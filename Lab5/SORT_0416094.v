==> flow/design.v <==
module SORT(
  clk,
  rst_n,
  in_valid1,
  in_valid2,
  in,
  mode,
  op,
  out_valid,
  out
);
output reg out_valid;
output reg [4:0] out;
input clk;
input rst_n;
input in_valid1;
input in_valid2;
input [4:0] in;
input mode;
input [1:0] op;
parameter IDLE=0,INPUT=1,EX=2,OUT=3;
reg [4:0] numset [0:9];
reg [2:0] cstate,nstate;
reg [1:0] get_op;
reg [3:0] count_out;
reg [3:0] count_ex;
reg temp_mode;
reg [3:0] index;
reg tag;
always@(posedge clk or negedge rst_n)begin
       if(!rst_n)cstate<=IDLE;
       else 
               cstate<=nstate;
end
always@(*)begin
       case(cstate)
              IDLE:nstate<=INPUT;
              INPUT:if(op==2&&in_valid1)nstate<=EX;
                    else
                            nstate<=INPUT;
              EX:if(count_ex==9)nstate<=OUT;
                    else 
                           nstate<=EX;
              OUT:if(count_out==9)nstate<=IDLE;
                    else
                           nstate<=OUT;
              default:
                    nstate<=IDLE;
        endcase	   
end
always@(posedge clk or negedge rst_n)begin
       if(!rst_n)begin
	            tag<=0;
	            index<=0;
	            numset[0]<=0;
		    numset[1]<=0;
		    numset[2]<=0;
		    numset[3]<=0;
		    numset[4]<=0;
	            numset[5]<=0;
	            numset[6]<=0;
		    numset[7]<=0;
		    numset[8]<=0;
		    numset[9]<=0;
        end
        else if(count_out==10)begin
                    tag<=0;
                    index<=0;
                    numset[0]<=0;
                    numset[1]<=0;
                    numset[2]<=0;
                    numset[3]<=0;
                    numset[4]<=0;
                    numset[5]<=0;
                    numset[6]<=0;
                    numset[7]<=0;
                    numset[8]<=0;
                    numset[9]<=0;
        end
	else if(cstate==INPUT)begin
	     if(in_valid1==1&&op==1)begin
                  numset[index]<=in;
                  if(index<10)index<=index+1;
		  else index<=index;
             end
             else if(op==0&&temp_mode==0&&in_valid1==1)begin
                   index<=index-1;
		   numset[index-1]<=0;
	     end
             else if(op==0&&temp_mode==1&&in_valid1==1)begin
                   index<=index-1;
		   numset[0]<=numset[1];
		   numset[1]<=numset[2];
		   numset[2]<=numset[3];
		   numset[3]<=numset[4];
		   numset[4]<=numset[5];
	           numset[5]<=numset[6];
	           numset[6]<=numset[7];
		   numset[7]<=numset[8];
		   numset[8]<=numset[9];
		   numset[9]<=0;
	     end
             else begin
			    index<=index;
			    numset[0]<=numset[0];
			    numset[1]<=numset[1];
			    numset[2]<=numset[2];
			    numset[3]<=numset[3];
			    numset[4]<=numset[4];
			    numset[5]<=numset[5];
			    numset[6]<=numset[6];
			    numset[7]<=numset[7];
			    numset[8]<=numset[8];
			    numset[9]<=numset[9];
	     end
	 end
	 else if(cstate==EX)begin
	           if(tag==0)begin
		        tag<=1;
	                if(numset[0]<numset[1])begin			
		             numset[0]<=numset[1];
		             numset[1]<=numset[0];
			end				
			else begin
                            numset[0]<=numset[0];
			    numset[1]<=numset[1];
                        end
			if(numset[2]<numset[3])begin						
		            numset[2]<=numset[3];
			    numset[3]<=numset[2];
			end
			else begin
                            numset[2]<=numset[2];
			    numset[3]<=numset[3];
                        end
		        if(numset[4]<numset[5])begin	
		            numset[4]<=numset[5];
		            numset[5]<=numset[4];
			end					
                        else begin
                            numset[4]<=numset[4];
			    numset[5]<=numset[5];
                        end
		        if(numset[6]<numset[7])begin	
			    numset[6]<=numset[7];
			    numset[7]<=numset[6];
			end		
                        else begin
                            numset[6]<=numset[6];
			    numset[7]<=numset[7];
                        end
		        if(numset[8]<numset[9])begin	
			    numset[8]<=numset[9];
		            numset[9]<=numset[8];
	                end
			else begin
                            numset[8]<=numset[8];
			    numset[9]<=numset[9];
                        end
		    end
		    else begin
		         tag<=0;
		         if(numset[1]<numset[2])begin			
		            numset[1]<=numset[2];
			    numset[2]<=numset[1];
			 end
			 else begin
                            numset[1]<=numset[1];
			    numset[2]<=numset[2];
                         end
			 if(numset[3]<numset[4])begin						
		            numset[3]<=numset[4];
			    numset[4]<=numset[3];
			 end
			 else begin
                            numset[3]<=numset[3];
			    numset[4]<=numset[4];
                         end
		         if(numset[5]<numset[6])begin	
		            numset[5]<=numset[6];
		            numset[6]<=numset[5];
			 end
			 else begin
                            numset[5]<=numset[5];
			    numset[6]<=numset[6];
                         end
		         if(numset[7]<numset[8])begin	
			    numset[7]<=numset[8];
			    numset[8]<=numset[7];
			 end		
                         else begin
                            numset[7]<=numset[7];
			    numset[8]<=numset[8];
                         end
		         if(numset[0]<numset[9])begin	
		             numset[0]<=numset[9];
		             numset[9]<=numset[0];
	                 end
			 else begin
                             numset[0]<=numset[0];
			     numset[9]<=numset[9];
                         end
		       end
		    end
	  else begin
	        index<=index;
		tag<=tag;
                numset[0]<=numset[0];
		numset[1]<=numset[1];
		numset[2]<=numset[2];
		numset[3]<=numset[3];
		numset[4]<=numset[4];
	        numset[5]<=numset[5];
	        numset[6]<=numset[6];
		numset[7]<=numset[7];
		numset[8]<=numset[8];
		numset[9]<=numset[9];
	   end
end
always@(posedge clk or negedge rst_n)begin
    if(!rst_n)temp_mode<=0;
    else if(count_out==10)temp_mode<=0;   
    else if(in_valid2&&cstate==INPUT)temp_mode<=mode;
    else if(cstate==OUT)temp_mode<=0;
    else  
           temp_mode<=temp_mode;
end
always@(posedge clk or negedge rst_n)begin
   if(!rst_n)count_ex<=0;
   else if(cstate==EX)begin
      count_ex<=count_ex+1;
   end
   else if(count_ex==10)begin
      count_ex<=0;
   end
   else
      count_ex<=count_ex;
end
always@(posedge clk or negedge rst_n)begin
    if(!rst_n)count_out<=0;
    else if(cstate==OUT)begin
         count_out<=count_out+1;
    end
    else if(count_out==10)begin
	 count_out<=0;
    end
    else
	 count_out<=count_out;
end
always@(posedge clk or negedge rst_n)begin
   if(!rst_n)begin
          out<=0;
	  out_valid<=0;
   end
   else if(count_out==10)begin
          out<=0;
          out_valid<=0;
   end	
   else if(cstate==OUT)begin
	  case(count_out) 
	           0:begin
                     out<=numset[0];
                     out_valid<=1;
                     end
	           1:begin
                     out<=numset[1];
                     out_valid<=1;
                     end
		   2:begin
                     out<=numset[2];
                     out_valid<=1;
                     end
		   3:begin
                     out<=numset[3];
                     out_valid<=1;
                     end
		   4:begin
                     out<=numset[4];
                     out_valid<=1;
                     end
		   5:begin
                     out<=numset[5];
                     out_valid<=1;
                     end
		   6:begin
                     out<=numset[6];
                     out_valid<=1;
                     end
		   7:begin
                     out<=numset[7];
                     out_valid<=1;
                     end
		   8:begin
                     out<=numset[8];
                     out_valid<=1;
                     end
		   9:begin
                     out<=numset[9];
                     out_valid<=1;
                     end
                   default:begin
		     out<=out;
                     out_valid<=out_valid;
                   end
	endcase
    end
    else begin
	  out<=out;
	  out_valid<=out_valid;
    end
end
endmodule
# --- Reports on SORT ---
# The steps from the RTL of SORT to its reports follow in flow order.
# Line numbers count from 1 in the design file above.
# Cell names lack the library's common part.
inputs:
  design: "SORT"
  clk_port: "clk"
  cell_library: "sky130hd"
  lib_corner: "tt_025C_1v80"

# --- After elaboration ---
# Yosys after proc, flatten, opt, wreduce and memory -nomap, before mapping. Print and check cells are not counted. Equal cells are merged and count once.
classes:
  add_sub_neg: 4
  cmp: 11
  eq_ne: 63
  mux: 137
  logic: 1
  reduce_and_logical: 41
op_table:
  columns: ["cell", "count"]
  rows:
  - ["2-to-1 mux 5 bit", 112]
  - ["AND reduction 6 bit", 10]
  - ["!= test 5 bit (second input constant)", 11]
  - ["less-than comparator 5 bit", 10]
  - ["parallel mux 5 bit (select 10 bit)", 1]
  - ["== test 4 x 3 -> 1 bit (second input constant)", 12]
  - ["!= test 4 bit (second input constant)", 10]
  - ["2-to-1 mux 4 bit", 10]
  - ["== test 4 bit (second input constant)", 9]
  - ["== test 4 x 2 -> 1 bit (second input constant)", 6]
  - ["nonzero test 4 bit", 6]
  - ["!= test 4 x 1 -> 1 bit (second input constant)", 5]
  - ["adder 4 x 1 -> 4 bit (second input constant)", 3]
  - ["== test 4 x 1 -> 1 bit (second input constant)", 3]
  - ["logical NOT 4 bit", 3]
  - ["parallel mux 3 bit (select 4 bit)", 1]
  - ["nonzero test 11 bit", 1]
  - ["2-to-1 mux 1 bit", 11]
  - ["OR reduction 10 bit", 1]
  - ["nonzero test 2 bit", 5]
  - ["logical AND 1 bit", 7]
  - ["AND reduction 2 bit", 3]
  - ["== test 3 x 2 -> 1 bit (second input constant)", 2]
  - ["nonzero test 3 bit", 2]
  - ["subtractor 4 x 1 -> 4 bit (second input constant)", 1]
  - ["less-than comparator 4 bit (second input constant)", 1]
  - ["2-to-1 mux 2 bit", 2]
  - ["== test 3 x 1 -> 1 bit (second input constant)", 1]
# Not listed: further kinds 8, cells in them 8.
word_totals:
  regBits: 73

# --- Longest topological paths ---
# Depth = most cells in a row (Yosys ltp): at word level without a register or memory, in the mapped netlist without a sequential cell, where the memories' decode and read muxes count.
logic_depth:
  depth_word: 8
  abc_area: 0
  mapped_depth: 9
  ltp_nobuf: 8

# --- Synthesis result ---
# The flow's flattened synthesis, as Yosys stat reports it; memories are mapped. The netlist is that of the ABC_AREA named above (0 if unset); the other value can give another one.
types:
  columns: ["cell", "count"]
  rows:
  - ["dfrtp_1", 73]
  - ["ha_1", 53]
  - ["mux2_2", 46]
  - ["nor2_1", 105]
  - ["nand2_1", 68]
  - ["o21ai_0", 43]
  - ["nor3_1", 40]
  - ["mux2i_1", 19]
  - ["inv_1", 49]
  - ["a21oi_1", 25]
  - ["nand2b_1", 16]
  - ["a211oi_1", 11]
  - ["clkbuf_1", 19]
  - ["o22ai_1", 10]
  - ["a31oi_1", 9]
  - ["a2111oi_4", 2]
  - ["nand3b_1", 7]
  - ["xnor2_1", 6]
# Other cell types: 43; their cells: 100.
mapped:
  cells: 701
  mapped_area_mm2: 0.0058944
  sequential_area_mm2: 0.001853
  flip_flops: 74

# --- Path before layout ---
# Path of least setup slack by OpenSTA after synthesis, without wires, with an ideal clock, recovery checks aside; 20% of the period is set as input and as output delay. Where synthesis merged equal registers, the netlist keeps one of their names.
synth_timing:
  kind: "reg-to-reg"
  start: "register index[0]"
  end: "register numset[5][0]"
  clock_period_ns: 2.86
  setup_time_ns: 0.125
  t_arrival_ns: 2.279
  t_required_ns: 2.735
  slack_ns: 0.457
  delay_ns: 2.404
  path_stages: 10
  path_buffers: 1
  synth_period_reached_ns: 2.403
# "delay_ns" = arrival - input delay + setup time.
# "path_stages": output pins that drive a net of the path, with the launching flip-flop's if there is one; two outputs of one cell count as two.
# "synth_period_reached_ns" is the clock period less the worst setup slack; recovery checks do not enter. This is arithmetic on one report: input and output delays are still those of the set period (20% each).
# The rows between start and end are the longest chain of elaborated cells between them; the timing report does not say that the signal goes this way. Where chains are equally long, one stands for them.
# A line is the first line of the expression or statement that the cell stems from. Yosys adds cells for indexed reads and writes and turns some case tables into memories.
# At most two assigning lines are given for a register; there are more.
# Lines with a computed index may be missing from the assigning lines.
synth_via:
  cell_sequence: "dfrtp_1 inv_1 ha_1 buf_4 nand2b_1 o21ai_2 nand3b_1 a32o_2 a2111oi_4 mux2_2"
  elab_chain_cells: 7
  cone_cells: 12
synth_lines:
  columns: ["element", "line_no", "source"]
  rows:
  - ["from (decl)", 28, "reg [3:0] index;"]
  - ["from (assign)", 83, "if(index<10)index<=index+1;"]
  - ["from (assign)", 84, "else index<=index;"]
  - ["subtractor 4 x 1 -> 4 bit", 88, "numset[index-1]<=0;"]
  - ["== test 4 x 3 -> 1 bit", 88, null]
  - ["2-to-1 mux 5 bit", 88, null]
  - ["2-to-1 mux 5 bit", 86, "else if(op==0&&temp_mode==0&&in_valid1==1)begin"]
  - ["2-to-1 mux 5 bit", 81, "if(in_valid1==1&&op==1)begin"]
  - ["2-to-1 mux 5 bit", 80, "else if(cstate==INPUT)begin"]
  - ["2-to-1 mux 5 bit", 66, "else if(count_out==10)begin"]
  - ["to (assign)", 82, "numset[index]<=in;"]
  - ["to (assign)", 97, "numset[5]<=numset[6];"]
  - ["to (decl)", 22, "reg [4:0] numset [0:9];"]

# --- Timing after layout ---
# Path of least setup slack in the final report of run 1 (OpenROAD, finished layout, wires in). Where an end is a register, its clock arrival counts in the times.
layout_timing:
  kind: "reg-to-reg"
  start: "register index[0]"
  end: "register numset[5][1]"
  clock_period_ns: 2.26
  setup_time_ns: 0.11
  t_arrival_ns: 2.49
  t_required_ns: 2.49
  slack_ns: 0.00
  path_stages: 10
  path_buffers: 1
# The rows between start and end are the longest chain of elaborated cells between them; the timing report does not say that the signal goes this way. Where chains are equally long, one stands for them.
# At most two assigning lines are given for a register; there are more.
# Lines with a computed index may be missing from the assigning lines.
layout_via:
  cell_sequence: "dfrtp_1 inv_2 ha_4 nand2b_4 o21ai_4 nand3b_1 a32o_2 a2111oi_4 buf_6 mux2_4"
  elab_chain_cells: 7
  cone_cells: 12
layout_lines:
  columns: ["element", "line_no", "source"]
  rows:
  - ["from (decl)", 28, "reg [3:0] index;"]
  - ["from (assign)", 83, "if(index<10)index<=index+1;"]
  - ["from (assign)", 84, "else index<=index;"]
  - ["subtractor 4 x 1 -> 4 bit", 88, "numset[index-1]<=0;"]
  - ["== test 4 x 3 -> 1 bit", 88, null]
  - ["2-to-1 mux 5 bit", 88, null]
  - ["2-to-1 mux 5 bit", 86, "else if(op==0&&temp_mode==0&&in_valid1==1)begin"]
  - ["2-to-1 mux 5 bit", 81, "if(in_valid1==1&&op==1)begin"]
  - ["2-to-1 mux 5 bit", 80, "else if(cstate==INPUT)begin"]
  - ["2-to-1 mux 5 bit", 66, "else if(count_out==10)begin"]
  - ["to (assign)", 82, "numset[index]<=in;"]
  - ["to (assign)", 97, "numset[5]<=numset[6];"]
  - ["to (decl)", 22, "reg [4:0] numset [0:9];"]

Lab notebook: SORT

2 stored runs of SORT in the flow (synthesis by Yosys, layout by OpenROAD, sky130hd cells), in arbitrary order. Constraints: input delay and output delay 20% of the set period each, output load 0.01 pF.
"achieved_period_ns": clock period set for the run, less the worst setup slack. It is reckoned from that one timing run; input and output delays stay at 20% of the period that was set.
"worst_path_time_ns": the worst setup path's part of the clock period (all of it between registers, 20% less for each end at a port) less its slack. A launch clock that arrives late makes it longer, a capture clock that arrives late makes it shorter.

--- run 1 ---
==> flow/run.sh <==
#!/bin/bash
# the make line also repeats the synthesis and layout settings of config.mk as NAME=value (left out here)
make -C /OpenROAD-flow-scripts/flow DESIGN_CONFIG=/design/flow/config.mk WORK_HOME=/design/flow/orfs CLKGATE_MAP_FILE= finish
==> flow/config.mk <==
export PLATFORM = sky130hd
export DESIGN_NAME = SORT
export DESIGN_NICKNAME = SORT
export VERILOG_FILES = /design/flow/design.v
export SDC_FILE = /design/flow/constraint.sdc
export NUM_CORES = 4
export LEC_CHECK = 0
export CAP_MARGIN = 20
export CORE_MARGIN = 2
export CORE_UTILIZATION = 40
export SLEW_MARGIN = 20
==> flow/constraint.sdc <==
create_clock -name core_clock -period 2.26 [get_ports {clk}]
set_input_delay 0.4520 -clock core_clock [delete_from_list [all_inputs] [get_ports {clk}]]
set_output_delay 0.4520 -clock core_clock [all_outputs]
set_load 0.01 [all_outputs]

==> results, as YAML <==
results:
  worst_setup_slack_ns: -0.003
  worst_path_time_ns: 2.26
  worstPathKind: "reg-to-reg"
  achieved_period_ns: 2.263
  finalUtil_frac: 0.535
  design_die_area_mm2: 0.0157227
  synth_area_mm2: 0.0058944
  final_setup_tns_ns: -0.003

--- run 2 ---
==> flow/run.sh <==
#!/bin/bash
# the make line also repeats the synthesis and layout settings of config.mk as NAME=value (left out here)
make -C /OpenROAD-flow-scripts/flow DESIGN_CONFIG=/design/flow/config.mk WORK_HOME=/design/flow/orfs CLKGATE_MAP_FILE= finish
==> flow/config.mk <==
export PLATFORM = sky130hd
export DESIGN_NAME = SORT
export DESIGN_NICKNAME = SORT
export VERILOG_FILES = /design/flow/design.v
export SDC_FILE = /design/flow/constraint.sdc
export NUM_CORES = 4
export LEC_CHECK = 0
export ABC_AREA = 1
export CAP_MARGIN = 20
export CORE_ASPECT_RATIO = 0.78
export CORE_MARGIN = 10
export CORE_UTILIZATION = 36
export CTS_CLUSTER_DIAMETER = 343
export MAX_ROUTING_LAYER = met5
export PLACE_DENSITY_LB_ADDON = 0.25
export SETUP_SLACK_MARGIN = 0.1
export SLEW_MARGIN = 20
==> flow/constraint.sdc <==
create_clock -name core_clock -period 2.86 [get_ports {clk}]
set_input_delay 0.5720 -clock core_clock [delete_from_list [all_inputs] [get_ports {clk}]]
set_output_delay 0.5720 -clock core_clock [all_outputs]
set_load 0.01 [all_outputs]

==> results, as YAML <==
results:
  design_die_area_mm2: 0.0242077
  worst_setup_slack_ns: 0.341
  final_setup_tns_ns: 0.000
  worst_path_time_ns: 2.52
  worstPathKind: "reg-to-reg"
  synth_area_mm2: 0.0066051
  achieved_period_ns: 2.519
  finalUtil_frac: 0.414
