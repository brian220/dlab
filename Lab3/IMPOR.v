==> flow/design.v <==
module IMPOR(
	out,
	out_valid,
	ready,
	in,
	mode,
	in_valid,
	clk,
	rst_n
);
output  reg [2:0] out;
output  reg out_valid;
output  reg ready;
input  [2:0] in;
input  [2:0] mode;
input  in_valid;
input  clk;
input  rst_n;
parameter IDLE=0, INPUT=1,EX=2,OUTPUT=3;
reg [2:0] current_state;
reg [2:0] a0,a1,a2,a3,a4,a5,a6,a7,a8;
reg [3:0] count_in;
reg [3:0] count_out;
reg grid_done,M_done;
always@(posedge clk or negedge rst_n)begin
	if(!rst_n)current_state<=IDLE;
	else
	begin
	case(current_state)
	IDLE:current_state<=INPUT;
	INPUT:if(count_in==8)current_state<=EX;
		else
                        current_state<=current_state;
	EX:if(mode==0)current_state<=OUTPUT;
		else
			current_state<=current_state;
	OUTPUT:if(count_out==10)current_state<=IDLE;
		else
			current_state<=current_state;
	default: current_state<=IDLE;
	endcase
    end
end
always@(posedge clk or negedge rst_n)begin
		if(!rst_n)count_in<=0;
		else if(ready)count_in<=count_in+1;
		else if(in_valid==0)count_in<=0;
		else 
			count_in<=count_in;
end
always@(posedge clk or  negedge rst_n)begin
	if(!rst_n)begin
			grid_done<=0;
			a0<=0;
			a1<=0;
			a2<=0;
			a3<=0;
			a4<=0;
                        a5<=0;
                        a6<=0;
                        a7<=0;
			a8<=0;		
		  end
	else
	begin
	if(count_in==9)begin
			grid_done<=0;
			end
	if(count_out==10)begin
                        a0<=0;
                        a1<=0;
                        a2<=0;
                        a3<=0;
                        a4<=0;
                        a5<=0;
                        a6<=0;
                        a7<=0;
                        a8<=0;
                        end
	if(current_state==INPUT)begin
		case(count_in)
			4'b0000:begin
				a0<=in;
				end
			4'b0001:begin
				a1<=in;
				end
			4'b0010:begin
				a2<=in;
				end
			4'b0011:begin
				a3<=in;
				end
			4'b0100:begin
				a4<=in;			
				end
			4'b0101:begin
				a5<=in;
				end
			4'b0110:begin
				a6<=in;
				end
			4'b0111:begin
				a7<=in;
				end
			4'b1000:begin
				a8<=in;
				grid_done<=1;
				end
			default:begin
				a0<=a0;
                        	a1<=a1;
                       		a2<=a2;
                        	a3<=a3;
                        	a4<=a4;
                        	a5<=a5;
                        	a6<=a6;
                        	a7<=a7;
                        	a8<=a8;
				grid_done<=grid_done;
				end		
			endcase
	end
        else if(current_state==EX)begin
			if(count_out==10)begin
					a0<=0;
					a1<=0;
					a2<=0;
					a3<=0;
					a4<=0;
					a5<=0;
                                        a6<=0;
                                        a7<=0;
                                        a8<=0;
			end
                        case(mode)
                                3'b001:begin
                                        a0<=a2;
                                        a2<=a0;
                                        a3<=a5;
                                        a5<=a3;
                                        a6<=a8;
                                        a8<=a6;
                                        end
                                3'b010:begin
                                        a0<=a6;
                                        a6<=a0;
                                        a1<=a7;
                                        a7<=a1;
                                        a2<=a8;
                                        a8<=a2;
                                        end
                                3'b011:begin
                                        a0<=a2;
                                        a1<=a5;
                                        a2<=a8;
                                        a3<=a1;
                                        a5<=a7;
                                        a6<=a0;
                                        a7<=a3;
                                        a8<=a6;
                                        end
                                3'b100:begin
                                        a0<=a6;
                                        a1<=a3;
                                        a2<=a0;
                                        a3<=a7;
					a5<=a1;
                                        a6<=a8;
                                        a7<=a5;
                                        a8<=a2;
                                        end
                                3'b101:begin
                                        if(a0+1<=7)a0<=a0+1;
                                        else a0<=7;
                                        if(a3+1<=7)a3<=a3+1;
                                        else a3<=7;
                                        if(a6+1<=7)a6<=a6+1;
                                        else a6<=7;
                                        end
                                 3'b110:begin
                                        if(a1+1<=7)a1<=a1+1;
                                        else a1<=7;
                                        if(a4+1<=7)a4<=a4+1;
                                        else a4<=7;
                                        if(a7+1<=7)a7<=a7+1;
                                        else a7<=7;
                                        end
                                 3'b111:begin
                                        if(a2+1<=7)a2<=a2+1;
                                        else a2<=7;
                                        if(a5+1<=7)a5<=a5+1;
                                        else a5<=7;
                                        if(a8+1<=7)a8<=a8+1;
                                        else a8<=7;
                                       end
                                default:begin
                                        a0<=a0;
                                        a1<=a1;
                                        a2<=a2;
                                        a3<=a3;
                                        a4<=a4;
                                        a5<=a5;
                                        a6<=a6;
					a7<=a7;
					a8<=a8;
					end
				endcase
			end
		else begin
				a0<=a0;
                                a1<=a1;
                                a2<=a2;
                                a3<=a3;
                                a4<=a4;
                                a5<=a5;
                                a6<=a6;
                                a7<=a7;
                                a8<=a8;
				grid_done<=grid_done;
		end
	end
end
always@(posedge clk or negedge rst_n)begin
	if(!rst_n)ready<=0;
	else if(current_state==INPUT)ready<=1;
	else if(count_out==10)ready<=0;
	else
		ready<=ready;
end
always@(posedge clk or negedge rst_n)begin
	if(!rst_n)count_out<=0;
	else if(count_out==10)count_out<=0;
	else if(current_state==OUTPUT)count_out<=count_out+1;
	else
		count_out<=count_out;
end
always@(posedge clk or negedge rst_n)begin
	if(!rst_n)out_valid<=0;	
	else if(count_out==10)out_valid<=0;
	else if(count_out>=1)out_valid<=1;
	else
		out_valid<=out_valid;
end
always@(posedge clk or negedge rst_n)begin
	if(!rst_n)out<=0;
	else if(current_state==OUTPUT)begin
	case(count_out)
	1:out<=a0;
	2:out<=a1;
	3:out<=a2;
	4:out<=a3;
	5:out<=a4;
	6:out<=a5;
	7:out<=a6;
	8:out<=a7;
	9:out<=a8;
	10:out<=0;
	default:out<=out;
	endcase
	end
	else
		out<=out;
end
endmodule
### Reports on IMPOR

The steps from the RTL of IMPOR to its reports follow in flow order.
Lines are those of the file above, counted from 1.
Operators: Yosys type, input widths -> output width; for muxes data width and select width s.
Cell names lack the library's common part.
Not given: -

| design | value |
|---|---|
| top | IMPOR |
| clock | clk |
| cell library | sky130hd |
| corner | tt_025C_1v80 |

### Elaborated design

Source: Yosys, flattened and elaborated, memories not mapped. Widths are those after wreduce. Registers that Yosys merges into a memory's read port (data or address) are not register bits. Print and check cells do not count. Equal cells are merged and count once.

| word-level totals | value |
|---|---|
| register bits | 43 |
| latch bits | 0 |
| bits in writable memories | 0 |
| ROM bits | 0 |
| clocked read ports x word width | 0 |
| memory cells | 0 |
| bits of input ports | 9 |
| output and inout bits | 5 |
| elaborated cells | 199 |

| operators by class | value |
|---|---|
| add/sub/neg operators | 11 |
| multiply operators | 0 |
| divide/modulo/power cells | 0 |
| order comparisons | 10 |
| eq/ne operators | 41 |
| shifts and indexed selects | 0 |
| muxes and demuxes | 76 |
| bitwise logic cells | 0 |
| reductions and logical operators | 46 |

Operators by type and width:

| operator | count |
|---|---|
| $le 32x3->1 const B | 9 |
| $mux 3 | 48 |
| $reduce_or 8->1 | 9 |
| $pmux 3 s2 | 10 |
| $pmux 3 s5 | 4 |
| $pmux 3 s4 | 5 |
| $add 3x1->4 const B | 9 |
| $eq 4x3->1 const B | 8 |
| $reduce_and 3->1 | 10 |
| $pmux 3 s10 | 1 |
| $ne 3x3->1 const B | 9 |
| $reduce_bool 5->1 | 4 |
| $reduce_bool 6->1 | 3 |
| $eq 4x2->1 const B | 4 |
| $eq 4x4->1 const B | 4 |
| $mux 4 | 4 |
| $reduce_or 2->1 | 6 |
| $eq 3x2->1 const B | 4 |
| $eq 3x3->1 const B | 4 |
| $reduce_bool 10->1 | 1 |
| $reduce_or 3->1 | 3 |
| $ne 2x2->1 const B | 4 |
| $reduce_bool 2->1 | 4 |
| $add 4x1->4 const B | 2 |
| $eq 4x1->1 const B | 2 |
| $eq 3x1->1 const B | 2 |
| $logic_not 3->1 | 2 |
| $reduce_or 6->1 | 1 |

Not listed: further kinds 5, cells in them 8.

### Logic depth

Depth = most cells in a row (Yosys ltp): at word level without a register or memory, in the mapped netlist without a sequential cell, where the memories' decode and read muxes count.

| logic depth | value |
|---|---|
| depth in word-level cells | 6 |
| ABC_AREA | 0 |
| mapped depth | 9 |

### After synthesis

Yosys stat after the flow's synthesis: flattened, memories mapped to cells. It holds for the ABC_AREA given above (unset counts as 0); a run with the other value may have another netlist.
The area totals of this step are shown rounded.

Cell types:

| cell | count |
|---|---|
| dfrtp_1 | 43 |
| nand2_1 | 83 |
| o21ai_0 | 52 |
| a21oi_1 | 43 |
| ha_1 | 16 |
| clkbuf_1 | 47 |
| mux2i_1 | 16 |
| a211oi_1 | 15 |
| nor2_1 | 30 |
| mux2_2 | 9 |
| nand3_1 | 17 |
| a221o_1 | 8 |
| a31oi_1 | 12 |
| nor2b_1 | 11 |
| a22oi_1 | 8 |
| a21boi_0 | 7 |
| a22o_1 | 6 |
| o221ai_1 | 6 |

Other cell types: 50; their cells: 148.

| synthesis totals | value |
|---|---|
| standard cells after synthesis | 577 |
| mapped area | 4,352 sq um |
| sequential part of the area | 1,102 sq um |
| flip-flop cells | 44 |

### Path before layout

Source: OpenSTA report_checks on the synthesized netlist (no wires, ideal clock, input and output delay 20% of the period each), path of least setup slack; recovery checks are left aside. Register names are those of the netlist, which keeps one name where synthesis merged equal registers.

| path after synthesis | value |
|---|---|
| kind | reg2reg |
| from | register count_in[0] |
| to | register a2[2] |
| period | 2.59 ns |
| launch time at the first pin | 0.000 ns |
| arrival time | 2.039 ns |
| setup slack | 0.425 ns |
| path delay | 2.165 ns |
| stages | 10 |
| path buffers | 2 |
| period reached after synthesis | 2.165 ns |

"path delay" = arrival - input delay + setup time.
"stages" counts driving pins, that of a launching flip-flop among them; a cell with two outputs on the path counts twice.
"period reached after synthesis" is the clock period less the worst setup slack; recovery checks do not enter. This is arithmetic on one report: input and output delays are still those of the set period (20% each).
Between the ends stands the longest chain of elaborated cells between them, by number of cells; it is not shown to be the way that was timed. Of several equally long chains one is given.
A line is the first line of the expression or statement that the cell stems from. Yosys adds cells for indexed reads and writes and turns some case tables into memories.
A register here has more assigning lines than the two given.

| on the way, after synthesis | value |
|---|---|
| cell sequence | dfrtp_1 > inv_1 > ha_1 > clkbuf_1 > or4_4 > o211a_1 > buf_6 > nor2_8 > nor4_1 > a221o_1 |
| length of the longest elaborated chain | 4 |
| elaborated cells between the ends (all ways) | 14 |

Ends and longest elaborated chain, after synthesis:

| item | line | text |
|---|---|---|
| start: declaration | 22 | `reg [3:0] count_in;` |
| start: assignment | 46 | `else if(ready)count_in<=count_in+1;` |
| start: assignment | 49 | `count_in<=count_in;` |
| $eq 4x4->1 | 81 | `case(count_in)` |
| $reduce_or 8->1 | - |  |
| $pmux 3 s2 | 81 |  |
| $mux 3 | 80 | `if(current_state==INPUT)begin` |
| end: assignment | 89 | `a2<=in;` |
| end: assignment | 113 | `a2<=a2;` |
| end: declaration | 21 | `reg [2:0] a0,a1,a2,a3,a4,a5,a6,a7,a8;` |

### Worst path after layout

Path of least setup slack in the final report of flow run A (OpenROAD, finished layout, wires in). Where an end is a register, its clock arrival counts in the times.

| path after layout | value |
|---|---|
| kind | reg2reg |
| from | register count_in[0] |
| to | register a2[2] |
| period | 3.0 ns |
| launch time at the first pin | 0.29 ns |
| arrival time | 2.83 ns |
| setup slack | 0.34 ns |
| stages | 8 |
| path buffers | 0 |

Between the ends stands the longest chain of elaborated cells between them, by number of cells; it is not shown to be the way that was timed. Of several equally long chains one is given.
A register here has more assigning lines than the two given.

| on the way, after layout | value |
|---|---|
| cell sequence | dfrtp_1 > inv_1 > ha_1 > or4_4 > o211a_1 > nor2_8 > nor4_1 > a221o_1 |
| length of the longest elaborated chain | 4 |
| elaborated cells between the ends (all ways) | 14 |

Ends and longest elaborated chain, after layout:

| item | line | text |
|---|---|---|
| start: declaration | 22 | `reg [3:0] count_in;` |
| start: assignment | 46 | `else if(ready)count_in<=count_in+1;` |
| start: assignment | 49 | `count_in<=count_in;` |
| $eq 4x4->1 | 81 | `case(count_in)` |
| $reduce_or 8->1 | - |  |
| $pmux 3 s2 | 81 |  |
| $mux 3 | 80 | `if(current_state==INPUT)begin` |
| end: assignment | 89 | `a2<=in;` |
| end: assignment | 113 | `a2<=a2;` |
| end: declaration | 21 | `reg [2:0] a0,a1,a2,a3,a4,a5,a6,a7,a8;` |

Hand-over note for IMPOR

Measured data: module IMPOR, platform sky130hd, 2 stored runs of the flow under differing settings, order arbitrary. Input and output delays are each 20% of the period that was set; the output load is 0.01 pF.
"achieved clock period" means the clock period less the worst setup slack. The figure is calculated, with input and output delays left at 20% of the set period.
"power consumption": no workload was simulated; the value follows from the tool's default switching activity.
Measured values are rounded.

#### Flow run A

| setting | value |
|---|---|
| period_ns | `3.0` |
| CORE_UTILIZATION | `31` |
| SETUP_SLACK_MARGIN | `-0.17` |
| HOLD_SLACK_MARGIN | `-0.07` |
| CELL_PAD_IN_SITES_GLOBAL_PLACEMENT | `1` |
| CTS_CLUSTER_DIAMETER | `386` |
| SLEW_MARGIN | `10` |
| MIN_ROUTING_LAYER | `met1` |
| CAP_MARGIN | `20` |
| CORE_MARGIN | `2` |

| result | value |
|---|---|
| post-layout utilization | 34.2% |
| die area | 15,000 sq um |
| achieved clock period | 2.657 ns |
| standard-cell area of the final layout | 4,708 sq um |
| worst setup slack after layout | 0.343 ns |
| power consumption | 5.101 mW |
| total negative slack | 0.000 ns |
| synthesis area | 4,352 sq um |

#### Flow run B

| setting | value |
|---|---|
| period_ns | `2.16` |
| CORE_UTILIZATION | `38` |
| CAP_MARGIN | `20` |
| CORE_MARGIN | `2` |
| SLEW_MARGIN | `20` |

| result | value |
|---|---|
| post-layout utilization | 47.2% |
| die area | 12,320 sq um |
| achieved clock period | 2.115 ns |
| standard-cell area of the final layout | 5,321 sq um |
| worst setup slack after layout | 0.045 ns |
| power consumption | 8.187 mW |
| total negative slack | 0.000 ns |
| synthesis area | 4,352 sq um |

End of note.
